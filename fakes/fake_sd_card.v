==> flow/design.v <==
`timescale 1ns / 1ps
module sd_card(
  output cs,
  output sclk,
  output mosi,
  input  miso,
  input  clk,
  input  rst,
  input  rd_req,                
  input  [31:0] block_addr,     
  output reg init_finish,       
  output reg [7:0] dout,        
  output reg sd_valid           
);
	wire [0:8*140-1] fake_data;
	assign fake_data={
	 "MATX_TAG",8'h0D,8'h0A,
	 "4F",8'h0D,8'h0A,
	 "7E",8'h0D,8'h0A,
	 "57",8'h0D,8'h0A,
	 "0F",8'h0D,8'h0A,
	 "14",8'h0D,8'h0A,
	 "53",8'h0D,8'h0A,
	 "66",8'h0D,8'h0A,
	 "62",8'h0D,8'h0A,
	 "46",8'h0D,8'h0A,
	 "10",8'h0D,8'h0A,
	 "21",8'h0D,8'h0A,
	 "22",8'h0D,8'h0A,
	 "65",8'h0D,8'h0A,
	 "50",8'h0D,8'h0A,
	 "45",8'h0D,8'h0A,
	 "15",8'h0D,8'h0A,
	 "72",8'h0D,8'h0A,
	 "31",8'h0D,8'h0A,
	 "4C",8'h0D,8'h0A,
	 "4D",8'h0D,8'h0A,
	 "26",8'h0D,8'h0A,
	 "6E",8'h0D,8'h0A,
	 "2E",8'h0D,8'h0A,
	 "30",8'h0D,8'h0A,
	 "33",8'h0D,8'h0A,
	 "39",8'h0D,8'h0A,
	 "5C",8'h0D,8'h0A,
	 "69",8'h0D,8'h0A,
	 "7B",8'h0D,8'h0A,
	 "21",8'h0D,8'h0A,
	 "4C",8'h0D,8'h0A,
	 "54",8'h0D,8'h0A,
	 8'h0D,8'h0A
	};
	assign cs = 0;
	assign sclk = 0;
	assign mosi = 0;
	reg [9:0] counter;
	reg [1:0] prepare;
	initial begin
	  init_finish = 1;
		counter = 0;
	end
	always @(posedge clk) begin
		if(rd_req) begin
		 counter <= 0;
		 sd_valid <= 0;
		 prepare <= 1;
		end
		else begin
		 if(prepare == 2) begin
		  prepare <= 1;
			if(counter < 512) begin
				dout <= block_addr==32'h2005 ? fake_data[{counter, 3'b000} +: 8] : 8'h00;
				counter <= counter + 1;
				sd_valid <= 1;
			end
		 end
		 else begin
		  prepare <= prepare + 1;
		  sd_valid <= 0;
		 end
		end
	end
endmodule
## From RTL to reports: sd_card

The steps from the RTL of sd_card to its reports follow in flow order.
Lines are those of the file above, counted from 1.
Operators: Yosys type, input widths -> output width; for muxes data width and select width s.
The mark n/a stands for no value.

- Top module: sd_card
- Clock port: clk
- Standard-cell library: sky130hd
- Corner: tt_025C_1v80

## Word level

Counts by Yosys on the flattened word-level netlist (proc, flatten, opt, wreduce; memories kept). Register bits leave out memories and registers merged into their read ports (data or address); mux counts leave out enables and synchronous resets folded into registers. Print and check cells are left out. Cells with the same type and inputs are merged into one.

- Bits in registers: 21
- Input bits: 36
- Output and inout port bits: 13
- Word-level cells: 17

- Add/subtract/negate cells: 3
- $lt $le $gt $ge: 1
- Eq/ne operators: 2
- Shift-type cells: 1
- Bitwise logic cells: 2
- Reductions and logical operators: 4

Operators with widths:

| cell | count |
|---|---|
| $shiftx 1120x14->8 const A | 1 |
| $eq 32x14->1 const B | 1 |
| $sub 11x13->14 const A | 1 |
| $add 10x1->10 const B | 1 |
| $lt 10x10->1 const B | 1 |
| $reduce_or 2->1 | 2 |
| $reduce_and 3->1 | 1 |
| $not 1->1 | 2 |
| $add 2x1->2 const B | 1 |
| $eq 2x2->1 const B | 1 |
| $reduce_and 2->1 | 1 |

## Longest topological paths

Longest topological path by Yosys (ltp), each cell counted once; first at word level (registers and memories cut), then after technology mapping (sequential cells cut; the memories' decode and read muxes count).

- Word-level depth: 3
- ABC_AREA: 0
- Depth in mapped cells: 9

## Netlist

Yosys stat after the flow's synthesis: flattened, memories mapped to cells. It holds for the ABC_AREA given above (unset counts as 0); a run with the other value may have another netlist.
The area totals of this step are shown rounded.

Cells by type:

| cell type | count | area in all (µm²) |
|---|---|---|
| sky130_fd_sc_hd__dfxtp_1 | 13 | 260.25 |
| sky130_fd_sc_hd__edfxtp_1 | 7 | 210.202 |
| sky130_fd_sc_hd__o21ai_0 | 22 | 110.106 |
| sky130_fd_sc_hd__a21oi_1 | 20 | 100.096 |
| sky130_fd_sc_hd__nor2_1 | 26 | 97.594 |
| sky130_fd_sc_hd__nand2_1 | 25 | 93.84 |
| sky130_fd_sc_hd__xnor2_1 | 9 | 78.826 |
| sky130_fd_sc_hd__clkbuf_1 | 20 | 75.072 |
| sky130_fd_sc_hd__nor2b_1 | 8 | 50.048 |
| sky130_fd_sc_hd__nor3_1 | 9 | 45.043 |
| sky130_fd_sc_hd__nor4_1 | 7 | 43.792 |
| sky130_fd_sc_hd__o22ai_1 | 7 | 43.792 |
| sky130_fd_sc_hd__xor2_1 | 5 | 43.792 |
| sky130_fd_sc_hd__buf_4 | 5 | 37.536 |
| sky130_fd_sc_hd__ha_1 | 3 | 37.536 |
| sky130_fd_sc_hd__nand4_1 | 6 | 37.536 |
| sky130_fd_sc_hd__o2111ai_1 | 4 | 35.034 |
| sky130_fd_sc_hd__xnor2_2 | 2 | 32.531 |

Not listed: further types 42, cells in them 79.

- Mapped cells: 277
- Synthesis area: 2020 µm²
- Flip-flops: 20
- Buffers: 30

## Timing after synthesis

Source: OpenSTA report_checks on the synthesized netlist (no wires, ideal clock, input and output delay 20% of the period each), path of least setup slack; recovery checks are left aside. Register names are those of the netlist, which keeps one name where synthesis merged equal registers.

- Kind: reg-to-reg
- Start: register counter[3]
- End: register dout[6]
- Clock period: 3.17 ns
- Library setup time: 0.190 ns
- Time at the first pin: 0.000 ns
- Arrival: 2.095 ns
- Required time: 2.980 ns
- Slack: 0.885 ns
- Delay of the path: 2.285 ns
- Stages on the path: 9
- Synthesis period reached: 2.285 ns

"delay of the path" is the arrival time less input delay plus setup time.
"stages on the path": output pins that drive a net of the path, with the launching flip-flop's if there is one; two outputs of one cell count as two.
"synthesis period reached" is the clock period less the worst setup slack; recovery checks do not enter. This is arithmetic on one report: input and output delays are still those of the set period (20% each).
The rows between start and end are the longest chain of elaborated cells between them; the timing report does not say that the signal goes this way. Where chains are equally long, one stands for them.
A line is the first line of the expression or statement that the cell stems from. Yosys adds cells for indexed reads and writes and turns some case tables into memories.
The path ends at the data pin of a flip-flop with enable; ways to the enable are not counted.

- Path through: sky130_fd_sc_hd__dfxtp_1 sky130_fd_sc_hd__ha_1 sky130_fd_sc_hd__clkbuf_1 sky130_fd_sc_hd__xnor2_1 sky130_fd_sc_hd__nand2_1 sky130_fd_sc_hd__o22ai_1 sky130_fd_sc_hd__nor3_1 sky130_fd_sc_hd__o21a_1 sky130_fd_sc_hd__a2111oi_2
- Length of the longest elaborated chain: 2
- Elaborated cells between the ends (all ways): 2
- RTL lines with such cells: 1
- Those cells by class: add/sub: 1; shift: 1

Ends and longest elaborated chain, post-synthesis:

| what | RTL line | source |
|---|---|---|
| start: declaration | 55 | `reg [9:0] counter;` |
| start: assignment | 63 | `counter <= 0;` |
| start: assignment | 72 | `counter <= counter + 1;` |
| $sub 11x13->14 | n/a |  |
| $shiftx 1120x14->8 | 71 | `dout <= block_addr==32'h2005 ? fake_data[{counter, 3'b000} +: 8] : 8'h00;` |
| end: assignment | 71 |  |
| end: declaration | 12 | `output reg [7:0] dout,` |

## Path in the finished layout

From the final timing report of flow run 1: the path of least setup slack in the routed layout; clock arrival at registers is part of the times.

- Kind: reg-to-reg
- Start: register counter[3]
- End: register dout[1]
- Clock period: 2.18 ns
- Library setup time: 0.18 ns
- Time at the first pin: 0.26 ns
- Arrival: 2.23 ns
- Required time: 2.26 ns
- Slack: 0.03 ns
- Stages on the path: 8

The rows between start and end are the longest chain of elaborated cells between them; the timing report does not say that the signal goes this way. Where chains are equally long, one stands for them.
The path ends at the data pin of a flip-flop with enable; ways to the enable are not counted.

- Path through: sky130_fd_sc_hd__dfxtp_4 sky130_fd_sc_hd__a2111o_1 sky130_fd_sc_hd__buf_6 sky130_fd_sc_hd__xnor2_4 sky130_fd_sc_hd__buf_6 sky130_fd_sc_hd__nor4_4 sky130_fd_sc_hd__nand2_1 sky130_fd_sc_hd__o32ai_2
- Length of the longest elaborated chain: 2
- Elaborated cells between the ends (all ways): 2
- RTL lines with such cells: 1
- Those cells by class: add/sub: 1; shift: 1

Ends and longest elaborated chain, post-layout:

| what | RTL line | source |
|---|---|---|
| start: declaration | 55 | `reg [9:0] counter;` |
| start: assignment | 63 | `counter <= 0;` |
| start: assignment | 72 | `counter <= counter + 1;` |
| $sub 11x13->14 | n/a |  |
| $shiftx 1120x14->8 | 71 | `dout <= block_addr==32'h2005 ? fake_data[{counter, 3'b000} +: 8] : 8'h00;` |
| end: assignment | 71 |  |
| end: declaration | 12 | `output reg [7:0] dout,` |

Settings and measured results of 2 stored flow runs for module sd_card (sky130hd), not sorted in any way. The constraints put input and output delay at 20% of the set period each and load the outputs with 0.01 pF.
Results are given in rounded form.

### Flow run 1

Settings: `period_ns=2.18`, `CORE_UTILIZATION=35`, `SETUP_SLACK_MARGIN=0.12`, `PLACE_DENSITY_LB_ADDON=0.2`, `CELL_PAD_IN_SITES_GLOBAL_PLACEMENT=1`, `TNS_END_PERCENT=90`, `ABC_AREA=0`, `CTS_CLUSTER_SIZE=27`, `CAP_MARGIN=0`, `CORE_MARGIN=2`, `SLEW_MARGIN=20`

- Post-layout utilization: 59.6%
- Setup slack of the critical path: 0.034 ns
- Synthesized cell area: 2020 µm²
- Die footprint: 6390 µm²

### Flow run 2

Settings: `period_ns=3.82`, `CORE_UTILIZATION=63`, `SETUP_SLACK_MARGIN=0.58`, `PLACE_DENSITY_LB_ADDON=0.17`, `CORE_ASPECT_RATIO=0.59`, `GPL_ROUTABILITY_DRIVEN=1`, `SLEW_MARGIN=20`, `MAX_ROUTING_LAYER=met5`, `CAP_MARGIN=20`, `CORE_MARGIN=2`

- Post-layout utilization: 81.1%
- Setup slack of the critical path: 0.789 ns
- Synthesized cell area: 2020 µm²
- Die footprint: 3690 µm²
